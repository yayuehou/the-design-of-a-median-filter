==> flow/design.v <==
module filter_apb_if (
 input pclk
,input prstn
,input [ 7:0] paddr
,input [31:0] pwdata
,input penable
,input pwrite
,input psel
,output reg [31:0] prdata
,output frame_start
,input  frame_done
,input [31:0] frame_number
,input [31:0] frame_cycle
,input [31:0] frame_cycle_sum
,output reg [31:0] baseImageI
,output reg [31:0] baseImageO
,output reg [15:0] frame_width
,output reg [15:0] frame_height
,output pixel_size
,output int_out
);
localparam REG_SYS_CTRL        = 8'h00;
localparam REG_FRAME_WIDTH     = 8'h04;
localparam REG_FRAME_HEIGHT    = 8'h08;
localparam REG_BASE_FRAME_IN   = 8'h0c;
localparam REG_BASE_FRAME_OUT  = 8'h10;
localparam REG_FRAME_NUMBER    = 8'h14;
localparam REG_FRAME_CYCLE     = 8'h18;
localparam REG_FRAME_CYCLE_SUM = 8'h1c;
localparam REG_INT_STATUS      = 8'h20;
localparam REG_INT_ENABLE      = 8'h24;
wire reg_wr = penable & psel & pwrite ;
wire reg_rd =~penable & psel & ~pwrite;
wire sel_sys_ctrl          = psel & (paddr == REG_SYS_CTRL         );
wire sel_frame_width       = psel & (paddr == REG_FRAME_WIDTH      );
wire sel_frame_height      = psel & (paddr == REG_FRAME_HEIGHT     );
wire sel_base_frame_in     = psel & (paddr == REG_BASE_FRAME_IN    );
wire sel_base_frame_out    = psel & (paddr == REG_BASE_FRAME_OUT   );
wire sel_frame_number      = psel & (paddr == REG_FRAME_NUMBER     );
wire sel_frame_cycle       = psel & (paddr == REG_FRAME_CYCLE      );
wire sel_frame_cycle_sum   = psel & (paddr == REG_FRAME_CYCLE_SUM  );
wire sel_int_status        = psel & (paddr == REG_INT_STATUS       );
wire sel_int_enable        = psel & (paddr == REG_INT_ENABLE       );
reg [ 1:0] sys_ctrl   ;
reg int_status;
reg int_enable;
assign int_out = |(int_enable & int_status);
always@(posedge pclk or negedge prstn)
if(~prstn) begin
	int_status <= 1'd0;
end
else begin
	if(frame_done) int_status <= 1'b1; else if(reg_wr & sel_int_status & pwdata[0]) int_status <= 1'b0;
end
assign frame_start = reg_wr & sel_sys_ctrl & pwdata[0];  
assign pixel_size  = sys_ctrl[1];
always@(posedge pclk or negedge prstn)
if(~prstn) begin
	sys_ctrl    <=  2'h0;
	int_enable  <=  1'h0;
	frame_width <= 16'd1280;
	frame_height<= 16'd1024;
	baseImageI  <= 32'h0;
	baseImageO  <= 32'h0;
end
else begin
	if(reg_wr & sel_sys_ctrl       ) sys_ctrl     <= pwdata[1:0];
	if(reg_wr & sel_frame_width    ) frame_width  <= pwdata[15:0];
	if(reg_wr & sel_frame_height   ) frame_height <= pwdata[15:0];
	if(reg_wr & sel_base_frame_in  ) baseImageI   <= pwdata[31:0];
	if(reg_wr & sel_base_frame_out ) baseImageO   <= pwdata[31:0];
	if(reg_wr & sel_int_enable     ) int_enable   <= pwdata[0];
end
wire [31:0] reg32_sys_ctrl       = {30'b0,sys_ctrl};
wire [31:0] reg32_frame_width    = {16'b0,frame_width};
wire [31:0] reg32_frame_height   = {16'b0,frame_height};
wire [31:0] reg32_base_frame_in  = {baseImageI};
wire [31:0] reg32_base_frame_out = {baseImageO};
wire [31:0] reg32_frame_number   = {frame_number};
wire [31:0] reg32_frame_cycle    = {frame_cycle};
wire [31:0] reg32_frame_cycle_sum= {frame_cycle_sum};
wire [31:0] reg32_int_status     = {31'b0,int_status};
wire [31:0] reg32_int_enable     = {31'b0,int_enable};
wire [31:0] prdata_w = ({32{sel_sys_ctrl       }} & reg32_sys_ctrl        ) |
                       ({32{sel_frame_width    }} & reg32_frame_width     ) |
                       ({32{sel_frame_height   }} & reg32_frame_height    ) |
                       ({32{sel_base_frame_in  }} & reg32_base_frame_in   ) |
                       ({32{sel_base_frame_out }} & reg32_base_frame_out  ) |
                       ({32{sel_frame_number   }} & reg32_frame_number    ) |
                       ({32{sel_frame_cycle    }} & reg32_frame_cycle     ) |
                       ({32{sel_frame_cycle_sum}} & reg32_frame_cycle_sum ) |
                       ({32{sel_int_status     }} & reg32_int_status      ) |
                       ({32{sel_int_enable     }} & reg32_int_enable      ) ;
always@(posedge pclk or negedge prstn)
if(~prstn)
	prdata <= 32'b0;
else if(reg_rd)
	prdata <= prdata_w;
endmodule
; Reports on filter_apb_if
; The steps from the RTL of filter_apb_if to its reports follow in flow order.
; Lines are those of the file above, counted from 1.
; Operators carry their Yosys type and port widths (W data, S select, Z words).
; The mark n/a stands for no value.
[design]
top_module = filter_apb_if
clock = pclk
lib = sky130hd
pvt_corner = tt_025C_1v80

; Elaborated design
; Yosys after proc, flatten, opt, wreduce and memory -nomap, before mapping. Memory bits, and registers merged into a memory's read port (data or address), are not among the register bits. Print and check cells are not counted. Equal cells are merged and count once.
[op_classes]
reduce_logical = 2
muxes = 2
eq_ne = 9
bitwise = 45
[ops]
columns = op, n
row1 = $or A32 B32 Y32, 9
row2 = $and A32 B32 Y32, 5
row3 = $and A32 B1 Y32, 2
row4 = $and A32 B16 Y32, 2
row5 = $and A32 B2 Y32, 1
row6 = $eq A8 B5 Y1 const B, 4
row7 = $and A1 B1 Y1, 24
row8 = $eq A8 B4 Y1 const B, 2
row9 = $eq A8 B6 Y1 const B, 2
row10 = $eq A8 B3 Y1 const B, 1
row11 = $logic_not A8 Y1, 1
row12 = $not A1 Y1, 2
row13 = $reduce_bool A2 Y1, 1
row14 = $mux W1, 2
[bits]
regBits = 132
in_bits = 142
word_cells = 66
output_inout_bits = 131

; Longest topological paths
; Yosys ltp: most cells in a row. Word level: on the elaborated netlist, between registers, memories and ports. Mapped: between sequential cells and ports; inverters and the memories' decode and read muxes count.
[depth]
ltp_word = 12
ABC_AREA = 0
mapped_depth = 7
depth_no_buf = 4

; Mapped cells and area
; Yosys stat after the flow's synthesis: flattened, memories mapped to cells. It holds for the ABC_AREA given above (unset counts as 0); a run with the other value may have another netlist.
[synth_totals]
seqArea_um2 = 3306.9
stdcells = 546
buf_cells = 42
synth_area_um2 = 6710.2
ff_cells = 132
[by_type]
columns = cell_type, n, area_total_um2
row1 = sky130_fd_sc_hd__dfrtp_1, 129, 3.23E+03
row2 = sky130_fd_sc_hd__mux2_2, 88, 990.95
row3 = sky130_fd_sc_hd__mux4_2, 18, 405.389
row4 = sky130_fd_sc_hd__mux2i_1, 34, 340.326
row5 = sky130_fd_sc_hd__o21ai_0, 29, 145.139
row6 = sky130_fd_sc_hd__o32ai_1, 16, 140.134
row7 = sky130_fd_sc_hd__nand3_1, 24, 120.115
row8 = sky130_fd_sc_hd__a221oi_1, 12, 105.101
row9 = sky130_fd_sc_hd__nand2_1, 24, 90.086
row10 = sky130_fd_sc_hd__nor2_1, 23, 86.333
row11 = sky130_fd_sc_hd__dfstp_2, 3, 78.826
row12 = sky130_fd_sc_hd__clkbuf_1, 19, 71.318
row13 = sky130_fd_sc_hd__a22oi_1, 9, 67.565
row14 = sky130_fd_sc_hd__buf_2, 13, 65.062
row15 = sky130_fd_sc_hd__inv_1, 17, 63.811
row16 = sky130_fd_sc_hd__buf_6, 5, 56.304
row17 = sky130_fd_sc_hd__nor4_1, 8, 50.048
row18 = sky130_fd_sc_hd__nor3_4, 3, 48.797
; Other cell types: 36; their cells: 72.

; Timing after synthesis
; Path of least setup slack by OpenSTA after synthesis, without wires, with an ideal clock, recovery checks aside; 20% of the period is set as input and as output delay. Where synthesis merged equal registers, the netlist keeps one of their names.
[synth_path]
path_kind = input -> output
startpoint = input port paddr[4]
endpoint = output port frame_start
path_delay_ps = 1272
t_arrival_ps = 1684
t_required_ps = 1648
n_path_buf = 2
in_delay_ps = 412
clock_period_ps = 2060
launch_ps = 412
out_delay_ps = 412
setup_slack_ps = -36
driving_pins = 5
period_less_setup_slack_ps = 2096
; "path_delay_ps" is the arrival time less input delay plus setup time.
; At an output port there is no setup time.
; "driving_pins": output pins that drive a net of the path, with the launching flip-flop's if there is one; two outputs of one cell count as two.
; "period_less_setup_slack_ps" = period - worst setup slack (recovery checks aside). The figure is calculated, with input and output delays left at 20% of the set period.
; Between the ends stands the longest chain of elaborated cells between them, by number of cells; it is not shown to be the way that was timed. Of several equally long chains one is given.
; Each line given opens the expression or statement behind the cell; cells for indexed reads and writes are added by Yosys, which also makes memories of some case tables.
[synth_between]
cell_sequence = sky130_fd_sc_hd__buf_4 > sky130_fd_sc_hd__or4_4 > sky130_fd_sc_hd__nor2_4 > sky130_fd_sc_hd__buf_2 > sky130_fd_sc_hd__and3_1
elab_chain_cells = 4
cells_between = 4
classes_between = logic: 3; reduce/logical: 1
[synth_rtl]
columns = element, line_no
row1 = "start, declared", 4  ; ,input [ 7:0] paddr
row2 = $logic_not A8 Y1, 34  ; wire sel_sys_ctrl          = psel & (paddr == REG_SYS_CTRL         );
row3 = $and A1 B1 Y1, 34
row4 = $and A1 B1 Y1 x2, 55  ; assign frame_start = reg_wr & sel_sys_ctrl & pwdata[0];
row5 = "end, declared", 10  ; ,output frame_start

; Path in the finished layout
; Path of least setup slack in the final report of run A (OpenROAD, finished layout, wires in). Where an end is a register, its clock arrival counts in the times.
; The report prints the path's times to 10 ps; the period is as set.
[layout_path]
path_kind = input -> output
startpoint = input port paddr[5]
endpoint = output port frame_start
in_delay_ps = 630
setup_slack_ps = 210
driving_pins = 5
launch_ps = 630
out_delay_ps = 630
t_arrival_ps = 2290
t_required_ps = 2500
clock_period_ps = 3130
n_path_buf = 2
; Between the ends stands the longest chain of elaborated cells between them, by number of cells; it is not shown to be the way that was timed. Of several equally long chains one is given.
[layout_between]
cell_sequence = sky130_fd_sc_hd__clkdlybuf4s50_1 > sky130_fd_sc_hd__or4_4 > sky130_fd_sc_hd__nor2_4 > sky130_fd_sc_hd__and3_1 > sky130_fd_sc_hd__dlygate4sd2_1
elab_chain_cells = 4
cells_between = 4
classes_between = logic: 3; reduce/logical: 1
[layout_rtl]
columns = element, line_no
row1 = "start, declared", 4  ; ,input [ 7:0] paddr
row2 = $logic_not A8 Y1, 34  ; wire sel_sys_ctrl          = psel & (paddr == REG_SYS_CTRL         );
row3 = $and A1 B1 Y1, 34
row4 = $and A1 B1 Y1 x2, 55  ; assign frame_start = reg_wr & sel_sys_ctrl & pwdata[0];
row5 = "end, declared", 10  ; ,output frame_start

Wiki page: filter_apb_if / flow data

Record of 2 stored runs of the RTL-to-layout flow on filter_apb_if, platform sky130hd. The runs are unordered. Constraints: input delay and output delay 20% of the set period each, output load 0.01 pF.
"achievedPeriod_ps": clock period set for the run, less the worst setup slack. It is reckoned from that one timing run; input and output delays stay at 20% of the period that was set.
By "worst_setup_path_time_ps" is meant the share of the clock period that the worst setup path is allowed (20% is reserved at inputs, 20% at outputs), minus its slack. Clock arrival times at its registers enter into it.
"power_total_uw" is the tool's figure for a default switching activity; nothing was simulated.
"worst_setup_path_time_ps" is known to 10 ps.

# run A
==> flow/run.sh <==
#!/bin/bash
# the make line also repeats the synthesis and layout settings of config.mk as NAME=value (left out here)
make -C /OpenROAD-flow-scripts/flow DESIGN_CONFIG=/design/flow/config.mk WORK_HOME=/design/flow/orfs CLKGATE_MAP_FILE= finish
==> flow/config.mk <==
export PLATFORM = sky130hd
export DESIGN_NAME = filter_apb_if
export DESIGN_NICKNAME = filter_apb_if
export VERILOG_FILES = /design/flow/design.v
export SDC_FILE = /design/flow/constraint.sdc
export NUM_CORES = 4
export LEC_CHECK = 0
export CAP_MARGIN = 0
export CELL_PAD_IN_SITES_DETAIL_PLACEMENT = 2
export CORE_MARGIN = 2
export CORE_UTILIZATION = 22
export MIN_ROUTING_LAYER = met2
export PLACE_DENSITY_LB_ADDON = 0.02
export SLEW_MARGIN = 20
==> flow/constraint.sdc <==
create_clock -name core_clock -period 3.13 [get_ports {pclk}]
set_input_delay 0.6260 -clock core_clock [delete_from_list [all_inputs] [get_ports {pclk}]]
set_output_delay 0.6260 -clock core_clock [all_outputs]
set_load 0.01 [all_outputs]

==> run A: results <==
synth_chip_area_um2=6710.2
worst_setup_path_time_ps=1660
worst_path_kind="input -> output"
total_die_area_um2=31914.0
finalUtil_pct=35.7
tns_ps=0
timing.setup.ws_ps=215
achievedPeriod_ps=2915
power_total_uw=4477
finish.stdcell_area_um2=10656.5

# run B
==> flow/run.sh <==
#!/bin/bash
# the make line also repeats the synthesis and layout settings of config.mk as NAME=value (left out here)
make -C /OpenROAD-flow-scripts/flow DESIGN_CONFIG=/design/flow/config.mk WORK_HOME=/design/flow/orfs CLKGATE_MAP_FILE= finish
==> flow/config.mk <==
export PLATFORM = sky130hd
export DESIGN_NAME = filter_apb_if
export DESIGN_NICKNAME = filter_apb_if
export VERILOG_FILES = /design/flow/design.v
export SDC_FILE = /design/flow/constraint.sdc
export NUM_CORES = 4
export LEC_CHECK = 0
export ABC_AREA = 0
export CAP_MARGIN = 20
export CELL_PAD_IN_SITES_GLOBAL_PLACEMENT = 3
export CORE_ASPECT_RATIO = 0.67
export CORE_MARGIN = 2
export CORE_UTILIZATION = 27
export GPL_ROUTABILITY_DRIVEN = 0
export PLACE_DENSITY_LB_ADDON = 0.05
export SETUP_SLACK_MARGIN = 0.78
export SLEW_MARGIN = 15
export TNS_END_PERCENT = 75
==> flow/constraint.sdc <==
create_clock -name core_clock -period 3.26 [get_ports {pclk}]
set_input_delay 0.6520 -clock core_clock [delete_from_list [all_inputs] [get_ports {pclk}]]
set_output_delay 0.6520 -clock core_clock [all_outputs]
set_load 0.01 [all_outputs]

==> run B: results <==
synth_chip_area_um2=6710.2
worst_setup_path_time_ps=1130
worst_path_kind="input -> output"
total_die_area_um2=26155.0
finalUtil_pct=43.1
tns_ps=0
timing.setup.ws_ps=829
achievedPeriod_ps=2431
power_total_uw=4259
finish.stdcell_area_um2=10587.7
